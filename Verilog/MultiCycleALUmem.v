==> flow/design.v <==
module MultiCycleALUmem (
    input clk,                  
    input reset,                
    input start,                
    input [1:0] A,              
    input [1:0] B,              
    input [2:0] Op,             
    input [3:0] Address,        
    output reg [2:0] Y,         
    output reg [2:0] MemOut,    
    output reg done             
);
    reg [2:0] Memory [0:15];    
    reg [2:0] temp_result;      
    typedef enum reg [2:0] {
        IDLE = 3'b000,
        EXECUTE = 3'b001,
        MEMORY_READ = 3'b010,
        MEMORY_WRITE = 3'b011,
        WRITEBACK = 3'b100
    } state_t;
    state_t current_state, next_state;
    always @(posedge clk or posedge reset) begin
        if (reset)
            current_state <= IDLE;
        else
            current_state <= next_state;
    end
    always @(*) begin
        case (current_state)
            IDLE:
                if (start)
                    next_state = (Op[2]) ? ((Op[1]) ? MEMORY_WRITE : MEMORY_READ) : EXECUTE;
                else
                    next_state = IDLE;
            EXECUTE: 
                next_state = WRITEBACK;
            MEMORY_READ: 
                next_state = WRITEBACK;
            MEMORY_WRITE: 
                next_state = IDLE;
            WRITEBACK: 
                next_state = IDLE;
            default: 
                next_state = IDLE;
        endcase
    end
    always @(posedge clk or posedge reset) begin
        if (reset) begin
            temp_result <= 3'b000;
            Y <= 3'b000;
            MemOut <= 3'b000;
            done <= 1'b0;
        end else begin
            case (current_state)
                IDLE: 
                    done <= 1'b0;
                EXECUTE: begin
                    case (Op[1:0])
                        2'b00: temp_result <= A + B;   
                        2'b01: temp_result <= A - B;   
                        2'b10: temp_result <= A & B;   
                        2'b11: temp_result <= A | B;   
                        default: temp_result <= 3'b000;
                    endcase
                end
                MEMORY_READ: 
                    MemOut <= Memory[Address];
                MEMORY_WRITE: 
                    Memory[Address] <= A;
                WRITEBACK: begin
                    Y <= temp_result;
                    done <= 1'b1;
                end
            endcase
        end
    end
endmodule
Step by step through the tools: MultiCycleALUmem --
What the tools print for MultiCycleALUmem, step after step. Line numbers count from 1 in the design file above. Cell names lack the library's common part. The mark -- stands for no value.
Set-up: top module MultiCycleALUmem, clock input clk, library sky130hd, timing corner tt_025C_1v80

Elaborated design --
Counts by Yosys on the flattened word-level netlist (proc, flatten, opt, wreduce). Print and check cells are left out. Cells with the same type and inputs are merged into one.
Bit counts: flip-flop bits (word level) 45
Operators by class: $add $sub $neg 2, eq/ne operators 22, multiplexer cells 7, bitwise operators 3, reduce/logical cells 21
Operators by type and width (count):
- AND reduction 3 bit | 16
- case mux 3 bit (select 16 bit) | 1
- == test 4 bit with constant B | 8
- == test 4 x 3 -> 1 bit with constant B | 4
- case mux 3 bit (select 4 bit) | 1
- == test 4 x 2 -> 1 bit with constant B | 2
- == test 3 x 2 -> 1 bit with constant B | 2
- case mux 3 bit (select 2 bit) | 1
- == test 2 bit with constant B | 2
- == test 4 x 1 -> 1 bit with constant B | 1
- logical NOT 4 bit | 1
- 2-to-1 mux 2 bit | 2
- adder 2 x 2 -> 3 bit | 1
- subtractor 2 x 2 -> 3 bit | 1
- == test 3 x 1 -> 1 bit with constant B | 1
- == test 3 bit with constant B | 1
- logical NOT 3 bit | 1
- == test 2 x 1 -> 1 bit with constant B | 1
- bitwise AND 2 bit | 1
- OR 2 bit | 1
- logical NOT 2 bit | 1
- nonzero test 2 bit | 1
- OR reduction 2 bit | 1
- case mux 1 bit (select 2 bit) | 1
- NOT 1 bit | 1
- 2-to-1 mux 1 bit | 1

Logic depth --
Yosys ltp: most cells in a row. Word level: on the elaborated netlist, between registers, memories and ports. Mapped: between sequential cells and ports; inverters and the memories' decode and read muxes count.
Logic depth: depth after elaboration 4, ABC_AREA 0, mapped depth 8, mapped depth without buffers 8

Netlist --
The flow's flattened synthesis, as Yosys stat reports it; memories are mapped. The netlist is that of the ABC_AREA named above (0 if unset); the other value can give another one. Totals and module areas in this step are rounded.
Synthesis totals: cells in the netlist 174, cell area after synthesis 2157 um2, area of sequential cells 1313 um2, flip-flops 46, buffer cells 9
Cell types:
- edfxtp_1 | count 32, area in all 960.922 um2
- dfrtp_1 | count 13, area in all 325.312 um2
- nor2_1 | count 27, area in all 101.347 um2
- mux2i_1 | count 7, area in all 70.067 um2
- ha_1 | count 4, area in all 50.048 um2
- inv_1 | count 13, area in all 48.797 um2
- mux2_2 | count 4, area in all 45.043 um2
- nand2b_1 | count 7, area in all 43.792 um2
- buf_4 | count 5, area in all 37.536 um2
- nand3b_1 | count 5, area in all 37.536 um2
- o22ai_1 | count 5, area in all 31.28 um2
- dfstp_2 | count 1, area in all 26.275 um2
- nand4b_1 | count 3, area in all 26.275 um2
- a21oi_1 | count 5, area in all 25.024 um2
- fa_1 | count 1, area in all 20.019 um2
- nand3_1 | count 4, area in all 20.019 um2
- nand2_1 | count 5, area in all 18.768 um2
- o41ai_1 | count 2, area in all 17.517 um2
Not listed: further types 25, cells in them 31.

Worst setup path after synthesis --
Path of least setup slack by OpenSTA after synthesis, without wires, with an ideal clock, recovery checks aside; 20% of the period is set as input and as output delay. Where synthesis merged equal registers, the netlist keeps one of their names.
Timing after synthesis: path kind input port to flip-flop, from input B[0], to register temp_result[2], period 2210 ps, external input delay 442 ps, launch time at the first pin 442 ps, arrival 1797 ps, path slack 288 ps, delay of the path 1480 ps, driving pins on the path 8, path buffers 0, period reached after synthesis 1922 ps
"delay of the path" is the arrival time less input delay plus setup time. "driving pins on the path": output pins that drive a net of the path, with the launching flip-flop's if there is one; two outputs of one cell count as two. "period reached after synthesis" is the clock period less the worst setup slack; recovery checks do not enter. This is arithmetic on one report: input and output delays are still those of the set period (20% each). Between the ends stands the longest chain of elaborated cells between them, by number of cells; it is not shown to be the way that was timed. Of several equally long chains one is given. A line is the first line of the expression or statement that the cell stems from. Yosys adds cells for indexed reads and writes and turns some case tables into memories. A register here has more assigning lines than the two given.
On the way, after synthesis: cells stage by stage inv_1 ha_1 a21boi_0 a31oi_1 fa_1 xor2_1 nor2_1 mux2_2, length of the longest elaborated chain 2, elaborated cells on any way between the ends 3, source lines of those cells 3, classes of those cells add/sub (2); mux (1)
RTL lines, path after synthesis:
- start: declaration | RTL line 6 | input [1:0] B,
- subtractor 2 x 2 -> 3 bit | RTL line 61 | 2'b01: temp_result <= A - B;
- case mux 3 bit (select 4 bit) | RTL line 59 | case (Op[1:0])
- end: assignment | RTL line 60 | 2'b00: temp_result <= A + B;
- end: assignment | RTL line 61
- end: declaration | RTL line 14 | reg [2:0] temp_result;

Worst path after layout --
Path of least setup slack in the final report of record 1 (OpenROAD, finished layout, wires in). Where an end is a register, its clock arrival counts in the times. The report prints the path's times to 10 ps; the period is as set.
Timing after layout: path kind input port to flip-flop, from input B[1], to register temp_result[2], period 1370 ps, external input delay 270 ps, launch time at the first pin 270 ps, arrival 1750 ps, path slack -200 ps, driving pins on the path 9, path buffers 1
Between the ends stands the longest chain of elaborated cells between them, by number of cells; it is not shown to be the way that was timed. Of several equally long chains one is given. A register here has more assigning lines than the two given.
On the way, after layout: cells stage by stage buf_12 inv_12 ha_4 a21boi_2 a31oi_2 fa_2 xor2_1 nor2_1 mux2_4, length of the longest elaborated chain 2, elaborated cells on any way between the ends 3, source lines of those cells 3, classes of those cells add/sub (2); mux (1)
RTL lines, path after layout:
- start: declaration | RTL line 6 | input [1:0] B,
- subtractor 2 x 2 -> 3 bit | RTL line 61 | 2'b01: temp_result <= A - B;
- case mux 3 bit (select 4 bit) | RTL line 59 | case (Op[1:0])
- end: assignment | RTL line 60 | 2'b00: temp_result <= A + B;
- end: assignment | RTL line 61
- end: declaration | RTL line 14 | reg [2:0] temp_result;

==> results <==
Flow measurements of MultiCycleALUmem on sky130hd: 2 stored runs with different settings, listed in no order. Input and output delays are each 20% of the period that was set; the output load is 0.01 pF.
"clock period reached" = clock period - worst setup slack. The figure is calculated, with input and output delays left at 20% of the set period.
"critical path time": the worst setup path's part of the clock period (all of it between registers, 20% less for each end at a port) less its slack. A launch clock that arrives late makes it longer, a capture clock that arrives late makes it shorter.
By "power consumption" is meant OpenSTA's value without simulated activity: inputs other than the clock are taken to toggle once in ten clock periods, and the tool carries that through the logic.
"critical path time" is given in steps of 10 ps.
Results are given in rounded form.

* Record 1 | settings: period_ns 1.37; CORE_UTILIZATION 43; PLACE_DENSITY_LB_ADDON 0.06; CELL_PAD_IN_SITES_DETAIL_PLACEMENT 0; CTS_CLUSTER_SIZE 51; SLEW_MARGIN 25; CAP_MARGIN 20; CORE_MARGIN 2 | results: critical path time 1290 ps; worst path kind input port to flip-flop; setup slack of the critical path -196 ps; clock period reached 1566 ps; power consumption 3.173 mW; standard-cell area of the final layout 2839 um2; die size 5599 um2; synthesis area 2157 um2; utilization of the finished layout 59.3 %; total negative slack -249 ps
* Record 2 | settings: period_ns 2.45; CORE_UTILIZATION 46; PLACE_DENSITY_LB_ADDON 0.04; CORE_ASPECT_RATIO 1.3; CORE_MARGIN 2; CELL_PAD_IN_SITES_DETAIL_PLACEMENT 2; ABC_AREA 0; CAP_MARGIN 35; SLEW_MARGIN 5 | results: standard-cell area of the final layout 2571 um2; utilization of the finished layout 56.9 %; setup slack of the critical path 102 ps; power consumption 1.846 mW; synthesis area 2157 um2; clock period reached 2348 ps; critical path time 1860 ps; worst path kind input port to flip-flop; total negative slack 0 ps; die size 5258 um2
