==> flow/design.v <==
module MultiCycleALU (
    input clk,                 
    input reset,               
    input start,               
    input [1:0] A,             
    input [1:0] B,             
    input [1:0] Op,            
    output reg [2:0] Y,        
    output reg done            
);
    typedef enum reg [1:0] {
        IDLE = 2'b00,
        EXECUTE = 2'b01,
        WRITEBACK = 2'b10
    } state_t;
    state_t current_state, next_state;
    reg [2:0] temp_result;
    always @(posedge clk or posedge reset) begin
        if (reset) 
            current_state <= IDLE;
        else 
            current_state <= next_state;
    end
    always @(*) begin
        case (current_state)
            IDLE: 
                if (start)
                    next_state = EXECUTE;
                else
                    next_state = IDLE;
            EXECUTE: 
                next_state = WRITEBACK;
            WRITEBACK: 
                next_state = IDLE;
            default: 
                next_state = IDLE;
        endcase
    end
    always @(posedge clk or posedge reset) begin
        if (reset) begin
            temp_result <= 3'b000;
            Y <= 3'b000;
            done <= 1'b0;
        end else begin
            case (current_state)
                IDLE: begin
                    done <= 1'b0;
                end
                EXECUTE: begin
                    case (Op)
                        2'b00: temp_result <= A + B;   
                        2'b01: temp_result <= A - B;   
                        2'b10: temp_result <= A & B;   
                        2'b11: temp_result <= A | B;   
                        default: temp_result <= 3'b000;
                    endcase
                end
                WRITEBACK: begin
                    Y <= temp_result;
                    done <= 1'b1;
                end
            endcase
        end
    end
endmodule
# Reports on MultiCycleALU

Tool output for the design above, in the order of the flow.
Lines are those of the file above, counted from 1.
The mark - stands for no value.

Top: MultiCycleALU
Clock: clk
Library: sky130hd
Timing corner: tt_025C_1v80

# Elaborated design

Yosys after proc, flatten, opt, wreduce and memory -nomap, before mapping. Memory bits, and registers merged into a memory's read port (data or address), are not among the register bits. Print and check cells are not counted. Equal cells are merged and count once.

Input bits: 9
Register bits: 9
Output and inout port bits: 4

Bitwise gates (word level): 2
Multiplexer cells: 4
Equality and inequality tests: 5
Add/sub/neg operators: 2
Reduce/logical cells: 3

Operators with widths:

| operator                                     | number |
| case mux 3 bit (select 4 bit)                | 1 |
| equality test 2 bit with constant B          | 3 |
| equality test 2 x 1 -> 1 bit with constant B | 2 |
| zero test 2 bit                              | 2 |
| case mux 2 bit (select 2 bit)                | 1 |
| adder 2 x 2 -> 3 bit                         | 1 |
| subtractor 2 x 2 -> 3 bit                    | 1 |
| AND 2 bit                                    | 1 |
| bitwise OR 2 bit                             | 1 |
| nonzero test 2 bit                           | 1 |
| case mux 1 bit (select 2 bit)                | 1 |
| 2-to-1 mux 1 bit                             | 1 |

# Depth

Yosys ltp: most cells in a row. Word level: on the elaborated netlist, between registers, memories and ports. Mapped: between sequential cells and ports; inverters and the memories' decode and read muxes count.

Depth after elaboration: 2
ABC_AREA: 1
Gate-level depth with buffers: 9
Depth with buffers taken out: 9

# Synthesis result

Yosys stat after the flow's synthesis: flattened, memories mapped to cells. It holds for the ABC_AREA given above (unset counts as 0); a run with the other value may have another netlist.
The area totals of this step are shown rounded.

Standard cells after synthesis: 71
Sequential area: 251 µm²
Mapped flip-flops: 10
Cell area after synthesis: 547 µm²

Cell types:

| cell                     | number | total area (µm²) |
| sky130_fd_sc_hd__dfrtp_1 | 9      | 225.216 |
| sky130_fd_sc_hd__nand2_1 | 21     | 78.826 |
| sky130_fd_sc_hd__inv_1   | 17     | 63.811 |
| sky130_fd_sc_hd__ha_1    | 4      | 50.048 |
| sky130_fd_sc_hd__dfstp_2 | 1      | 26.275 |
| sky130_fd_sc_hd__nand3_1 | 5      | 25.024 |
| sky130_fd_sc_hd__nor2_1  | 6      | 22.522 |
| sky130_fd_sc_hd__fa_1    | 1      | 20.019 |
| sky130_fd_sc_hd__a21oi_1 | 3      | 15.014 |
| sky130_fd_sc_hd__o21ai_0 | 2      | 10.01 |
| sky130_fd_sc_hd__nand2_2 | 1      | 6.256 |
| sky130_fd_sc_hd__inv_2   | 1      | 3.754 |

# Path before layout

Path of least setup slack by OpenSTA after synthesis, without wires, with an ideal clock, recovery checks aside; 20% of the period is set as input and as output delay. Where synthesis merged equal registers, the netlist keeps one of their names.

Kind: input -> register
Start: input B[0]
End: register temp_result[1]
Library setup time: 0.113 ns
Launch time at the first pin: 0.730 ns
Data arrival time: 1.924 ns
Path slack: 1.613 ns
External input delay: 0.730 ns
Period: 3.65 ns
Required time: 3.537 ns
Delay of the path: 1.307 ns
Driving pins on the path: 8
Path buffers: 0
Period reached after synthesis: 2.037 ns

"delay of the path" = arrival - input delay + setup time.
"driving pins on the path" counts driving pins, that of a launching flip-flop among them; a cell with two outputs on the path counts twice.
"period reached after synthesis" is the clock period less the worst setup slack; recovery checks do not enter. This is arithmetic on one report: input and output delays are still those of the set period (20% each).
Between the ends stands the longest chain of elaborated cells between them, by number of cells; it is not shown to be the way that was timed. Of several equally long chains one is given.
Each line given opens the expression or statement behind the cell; cells for indexed reads and writes are added by Yosys, which also makes memories of some case tables.
At most two assigning lines are given for a register; there are more.

Cells stage by stage: sky130_fd_sc_hd__inv_1 -> sky130_fd_sc_hd__ha_1 -> sky130_fd_sc_hd__a21oi_1 -> sky130_fd_sc_hd__fa_1 -> sky130_fd_sc_hd__a21oi_1 -> sky130_fd_sc_hd__nand3_1 -> sky130_fd_sc_hd__nand2_1 -> sky130_fd_sc_hd__inv_1
Length of the longest elaborated chain: 2
Elaborated cells on any way between the ends: 3
RTL lines with such cells: 3
Classes of those cells: 2 x add/sub; 1 x mux

Ends and longest elaborated chain, post-synthesis:

| element                       | RTL line | RTL |
| start, declared               | 6        | `input [1:0] B,` |
| subtractor 2 x 2 -> 3 bit     | 52       | `2'b01: temp_result <= A - B;` |
| case mux 3 bit (select 4 bit) | 50       | `case (Op)` |
| end, assigned                 | 51       | `2'b00: temp_result <= A + B;` |
| end, assigned                 | 52       |  |
| end, declared                 | 17       | `reg [2:0] temp_result;` |

# Worst path after layout

Path of least setup slack in the final report of job 2 (OpenROAD, finished layout, wires in). Where an end is a register, its clock arrival counts in the times.

Kind: input -> register
Start: input B[1]
End: register temp_result[1]
Path slack: 0.57 ns
Required time: 2.16 ns
Library setup time: 0.10 ns
External input delay: 0.40 ns
Path buffers: 1
Period: 2.0 ns
Data arrival time: 1.60 ns
Driving pins on the path: 9
Launch time at the first pin: 0.40 ns

Between the ends stands the longest chain of elaborated cells between them, by number of cells; it is not shown to be the way that was timed. Of several equally long chains one is given.
At most two assigning lines are given for a register; there are more.

Cells stage by stage: sky130_fd_sc_hd__buf_12 -> sky130_fd_sc_hd__inv_12 -> sky130_fd_sc_hd__ha_4 -> sky130_fd_sc_hd__a21oi_4 -> sky130_fd_sc_hd__fa_1 -> sky130_fd_sc_hd__a21oi_2 -> sky130_fd_sc_hd__nand3_1 -> sky130_fd_sc_hd__nand2_1 -> sky130_fd_sc_hd__inv_1
Length of the longest elaborated chain: 2
Elaborated cells on any way between the ends: 5
RTL lines with such cells: 5
Classes of those cells: 2 x add/sub; 1 x mux; 2 x logic

Ends and longest elaborated chain, after layout:

| element                       | RTL line | RTL |
| start, declared               | 6        | `input [1:0] B,` |
| subtractor 2 x 2 -> 3 bit     | 52       | `2'b01: temp_result <= A - B;` |
| case mux 3 bit (select 4 bit) | 50       | `case (Op)` |
| end, assigned                 | 51       | `2'b00: temp_result <= A + B;` |
| end, assigned                 | 52       |  |
| end, declared                 | 17       | `reg [2:0] temp_result;` |

Hand-over note for MultiCycleALU

Module MultiCycleALU, platform sky130hd: 2 stored runs of the flow (Yosys, OpenROAD) with differing settings, in no particular order. Input and output delays are each 20% of the period that was set; the output load is 0.01 pF.
"clock period achieved" is the run's clock period less its worst setup slack. It is reckoned from that one timing run; input and output delays stay at 20% of the period that was set.
By "allowed time less slack (worst setup path)" is meant the share of the clock period that the worst setup path is allowed (20% is reserved at inputs, 20% at outputs), minus its slack. Clock arrival times at its registers enter into it.
"total power of the final layout" is the tool's figure for a default switching activity; nothing was simulated.
Results are given in rounded form.

## Job 1

==> flow/run.sh <==
#!/bin/bash
# the make line also repeats the synthesis and layout settings of config.mk as NAME=value (left out here)
make -C /OpenROAD-flow-scripts/flow DESIGN_CONFIG=/design/flow/config.mk WORK_HOME=/design/flow/orfs CLKGATE_MAP_FILE= finish
==> flow/config.mk <==
export PLATFORM = sky130hd
export DESIGN_NAME = MultiCycleALU
export DESIGN_NICKNAME = MultiCycleALU
export VERILOG_FILES = /design/flow/design.v
export SDC_FILE = /design/flow/constraint.sdc
export NUM_CORES = 4
export LEC_CHECK = 0
export ABC_AREA = 0
export CAP_MARGIN = 20
export CORE_ASPECT_RATIO = 1.29
export CORE_MARGIN = 2
export CORE_UTILIZATION = 71
export CTS_CLUSTER_DIAMETER = 399
export GPL_TIMING_DRIVEN = 0
export SETUP_SLACK_MARGIN = 0.27
export SLEW_MARGIN = 20
export TNS_END_PERCENT = 20
==> flow/constraint.sdc <==
create_clock -name core_clock -period 2.03 [get_ports {clk}]
set_input_delay 0.4060 -clock core_clock [delete_from_list [all_inputs] [get_ports {clk}]]
set_output_delay 0.4060 -clock core_clock [all_outputs]
set_load 0.01 [all_outputs]

Job 1: did not finish, floorplanning stopped with PDN-0185

## Job 2

==> flow/run.sh <==
#!/bin/bash
# the make line also repeats the synthesis and layout settings of config.mk as NAME=value (left out here)
make -C /OpenROAD-flow-scripts/flow DESIGN_CONFIG=/design/flow/config.mk WORK_HOME=/design/flow/orfs CLKGATE_MAP_FILE= finish
==> flow/config.mk <==
export PLATFORM = sky130hd
export DESIGN_NAME = MultiCycleALU
export DESIGN_NICKNAME = MultiCycleALU
export VERILOG_FILES = /design/flow/design.v
export SDC_FILE = /design/flow/constraint.sdc
export NUM_CORES = 4
export LEC_CHECK = 0
export ABC_AREA = 1
export CAP_MARGIN = 15
export CORE_ASPECT_RATIO = 1.15
export CORE_MARGIN = 8
export CORE_UTILIZATION = 34
export CTS_CLUSTER_SIZE = 62
export GPL_TIMING_DRIVEN = 0
export MIN_ROUTING_LAYER = met2
export PLACE_DENSITY_LB_ADDON = 0.16
export SETUP_SLACK_MARGIN = 0.53
export SLEW_MARGIN = 20
==> flow/constraint.sdc <==
create_clock -name core_clock -period 2.0 [get_ports {clk}]
set_input_delay 0.4000 -clock core_clock [delete_from_list [all_inputs] [get_ports {clk}]]
set_output_delay 0.4000 -clock core_clock [all_outputs]
set_load 0.01 [all_outputs]

| result of job 2 | value |
|---|---|
| setup slack of the critical path | 0.565 ns |
| die area | 3150 µm² |
| Yosys chip area after synthesis | 547 µm² |
| clock period achieved | 1.435 ns |
| allowed time less slack (worst setup path) | 1.03 ns |
| worst path kind | input -> register |
| total negative slack | 0.000 ns |
| area of the standard cells in the finished layout | 796 µm² |
| post-layout utilization | 0.53 |
| total power of the final layout | 0.669 mW |

End of note.
