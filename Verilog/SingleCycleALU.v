==> flow/design.v <==
module SingleCycleALU (
    input [1:0] A,           
    input [1:0] B,           
    input [2:0] Op,          
    input [3:0] Address,     
    input [2:0] MemOp,       
    input clk,               
    output reg [2:0] Y,      
    output reg [2:0] MemOut  
);
    reg [2:0] Memory [0:15];  
    always @(posedge clk) begin
        case (Op)
            3'b000: Y = A + B;         
            3'b001: Y = A - B;         
            3'b010: Y = A & B;         
            3'b011: Y = A | B;         
            3'b100: Y = ~A;            
            default: Y = 3'b000;       
        endcase
        case (MemOp)
            3'b000: ;                  
            3'b001: Memory[Address] = Y;  
            3'b010: MemOut = Memory[Address];  
            default: MemOut = 3'b000;  
        endcase
    end
endmodule
From RTL to reports: SingleCycleALU

The steps from the RTL of SingleCycleALU to its reports follow in flow order.
Line numbers count from 1 in the design file above.
Library cell names are shortened.
Not given: --

Design top: SingleCycleALU
Clock port: clk
Cell library: sky130hd
Timing corner: tt_025C_1v80

After elaboration

Counts by Yosys on the flattened word-level netlist (proc, flatten, opt, wreduce). Print and check cells are left out. Cells with the same type and inputs are merged into one.

Output and inout port bits: 6
Cells after elaboration: 115
Register bits: 54

Equality and inequality tests: 21
Bitwise gates (word level): 19
Multiplexer cells: 19
Add/sub/neg operators: 2
Reduce/logical cells: 36

Operators by type and width:

| cell                                         | count |
| OR reduction 15 bit                          | 16 |
| parallel mux 3 bit (select 16 bit)           | 1 |
| 2-to-1 mux 3 bit                             | 16 |
| AND reduction 2 bit                          | 16 |
| equality test 4 bit with constant B          | 8 |
| NOT 1 bit                                    | 16 |
| equality test 4 x 3 -> 1 bit with constant B | 4 |
| parallel mux 3 bit (select 5 bit)            | 1 |
| equality test 3 x 2 -> 1 bit with constant B | 3 |
| equality test 4 x 2 -> 1 bit with constant B | 2 |
| equality test 3 x 1 -> 1 bit with constant B | 2 |
| logical NOT 3 bit                            | 2 |
| parallel mux 3 bit (select 2 bit)            | 1 |
| equality test 4 x 1 -> 1 bit with constant B | 1 |
| logical NOT 4 bit                            | 1 |
| adder 2 x 2 -> 3 bit                         | 1 |
| subtractor 2 x 2 -> 3 bit                    | 1 |
| NOT 2 -> 3 bit                               | 1 |
| equality test 3 bit with constant B          | 1 |
| bitwise AND 2 bit                            | 1 |
| bitwise OR 2 bit                             | 1 |
| OR reduction 2 bit                           | 1 |

Logic depth

Depth = most cells in a row (Yosys ltp): at word level without a register or memory, in the mapped netlist without a sequential cell, where the memories' decode and read muxes count.

Depth after elaboration: 4
ABC_AREA: 0
Depth in mapped cells: 7
Mapped depth without buffers: 7

Mapped cells and area

The flow's flattened synthesis, as Yosys stat reports it; memories are mapped. The netlist is that of the ABC_AREA named above (0 if unset); the other value can give another one.

Cell types:

| cell     | count |
| edfxtp_1 | 51 |
| nor2_1   | 24 |
| nand2_1  | 17 |
| dfxtp_1  | 3 |
| mux2i_1  | 6 |
| buf_6    | 5 |
| clkbuf_8 | 4 |
| a32oi_1  | 6 |
| a21oi_1  | 10 |
| ha_1     | 4 |
| nand3_1  | 7 |
| o21ai_0  | 7 |
| nor3_1   | 6 |
| a311oi_1 | 3 |
| inv_1    | 7 |
| a211oi_2 | 2 |
| mux2_2   | 2 |
| nor3b_1  | 3 |

Not listed: further types 26, cells in them 33.

Flip-flop cells: 54
Buffer cells: 12
Standard cells after synthesis: 200
Chip area (Yosys): 0.002565 mm^2

Timing after synthesis

OpenSTA on the mapped netlist: ideal clock, no wires. The path of least setup slack (recovery checks aside). Input and output delay are each 20% of the period. Register names are those of the netlist, which keeps one name where synthesis merged equal registers.

Path type: input port to flip-flop
Start: in Op[0]
End: reg Memory[0][1]
Input delay: 602 ps
Period: 3010 ps
Driving pins on the path: 6
Delay of the path: 2064 ps
Path slack: 343 ps
Setup time: 337 ps
Path buffers: 1
Arrival: 2329 ps
Data required time: 2673 ps
Period reached after synthesis: 2667 ps

"delay of the path" is the arrival time less input delay plus setup time.
"driving pins on the path" counts driving pins, that of a launching flip-flop among them; a cell with two outputs on the path counts twice.
"period reached after synthesis" is the clock period less the worst setup slack; recovery checks do not enter. This is arithmetic on one report: input and output delays are still those of the set period (20% each).
Between the ends stands the longest chain of elaborated cells between them, by number of cells; it is not shown to be the way that was timed. Of several equally long chains one is given.
Each line given opens the expression or statement behind the cell; cells for indexed reads and writes are added by Yosys, which also makes memories of some case tables.

Path through: clkbuf_1 -> nand2_1 -> mux2i_1 -> fa_1 -> mux2i_1 -> o21ai_0
Length of the longest elaborated chain: 3

RTL lines, path post-synthesis:

| item                              | RTL line | RTL |
| start, declared                   | 4        | `input [2:0] Op,` |
| equality test 3 bit               | 13       | `case (Op)` |
| parallel mux 3 bit (select 5 bit) | 13       |  |
| 2-to-1 mux 3 bit                  | 23       | `3'b001: Memory[Address] = Y;` |
| end, assigned                     | 23       |  |
| end, declared                     | 11       | `reg [2:0] Memory [0:15];` |

Path in the finished layout

From the final timing report of flow run B: the path of least setup slack in the routed layout; clock arrival at registers is part of the times.
The path's times are printed in steps of 10 ps; the period is the one set.

Path type: input port to flip-flop
Start: in B[0]
End: reg Memory[5][2]
Data required time: 2570 ps
Setup time: 250 ps
Driving pins on the path: 9
Input delay: 500 ps
Period: 2520 ps
Arrival: 2370 ps
Path buffers: 2
Path slack: 190 ps

Between the ends stands the longest chain of elaborated cells between them, by number of cells; it is not shown to be the way that was timed. Of several equally long chains one is given.

Path through: clkdlybuf4s50_1 -> inv_1 -> ha_1 -> mux2i_1 -> fa_1 -> a21oi_1 -> o32a_1 -> nor2_1 -> buf_4
Length of the longest elaborated chain: 3

RTL lines, path after layout:

| item                              | RTL line | RTL |
| start, declared                   | 3        | `input [1:0] B,` |
| subtractor 2 x 2 -> 3 bit         | 15       | `3'b001: Y = A - B;` |
| parallel mux 3 bit (select 5 bit) | 13       | `case (Op)` |
| 2-to-1 mux 3 bit                  | 23       | `3'b001: Memory[Address] = Y;` |
| end, assigned                     | 23       |  |
| end, declared                     | 11       | `reg [2:0] Memory [0:15];` |

Subject: SingleCycleALU on sky130hd, stored results

Hello all,

Flow measurements of SingleCycleALU on sky130hd: 2 stored runs with different settings, listed in no order. Input and output delays are each 20% of the period that was set; the output load is 0.01 pF.
"achieved period": clock period set for the run, less the worst setup slack. It is reckoned from that one timing run; input and output delays stay at 20% of the period that was set.
"critical setup path time" means the part of the period allowed to the worst setup path (the constraints hold back 20% at inputs and 20% at outputs) less its slack; where the path has registers, the arrival times of their clocks count too.
"total power of the final layout" rests on the timing tool's default activity at the inputs, not on a simulated workload.
"critical setup path time" is known to 10 ps.
A setting shown as -- is not set for that run.
Results: -- = not shown.

| item                                   | flow run A | flow run B              |
| period_ns                              | 1.69       | 2.52                    |
| CORE_UTILIZATION                       | 49         | 40                      |
| SETUP_SLACK_MARGIN                     | 0.34       | --                      |
| CORE_ASPECT_RATIO                      | 0.52       | --                      |
| CELL_PAD_IN_SITES_DETAIL_PLACEMENT     | 2          | --                      |
| TNS_END_PERCENT                        | 45         | --                      |
| CTS_CLUSTER_SIZE                       | 69         | --                      |
| MAX_ROUTING_LAYER                      | met4       | --                      |
| CAP_MARGIN                             | 20         | 20                      |
| CORE_MARGIN                            | 2          | 2                       |
| SLEW_MARGIN                            | 20         | 20                      |
| total power of the final layout (mW)   | --         | 1.840                   |
| lowest setup slack (ps)                | --         | 191                     |
| critical setup path time (ps)          | --         | 1820                    |
| kind of the worst setup path           | --         | input port to flip-flop |
| achieved period (ps)                   | --         | 2329                    |
| total negative setup slack (ps)        | --         | 0                       |
| utilization after routing (%)          | --         | 49.5                    |
| chip area in the Yosys report (mm^2)   | --         | 0.002565                |
| worst-case hold slack (ps)             | --         | 625                     |
| die footprint (mm^2)                   | --         | 0.0070686               |
| standard-cell area after layout (mm^2) | --         | 0.0031055               |

Flow run A: stopped before the end: placement reported DPL-0033

Thanks
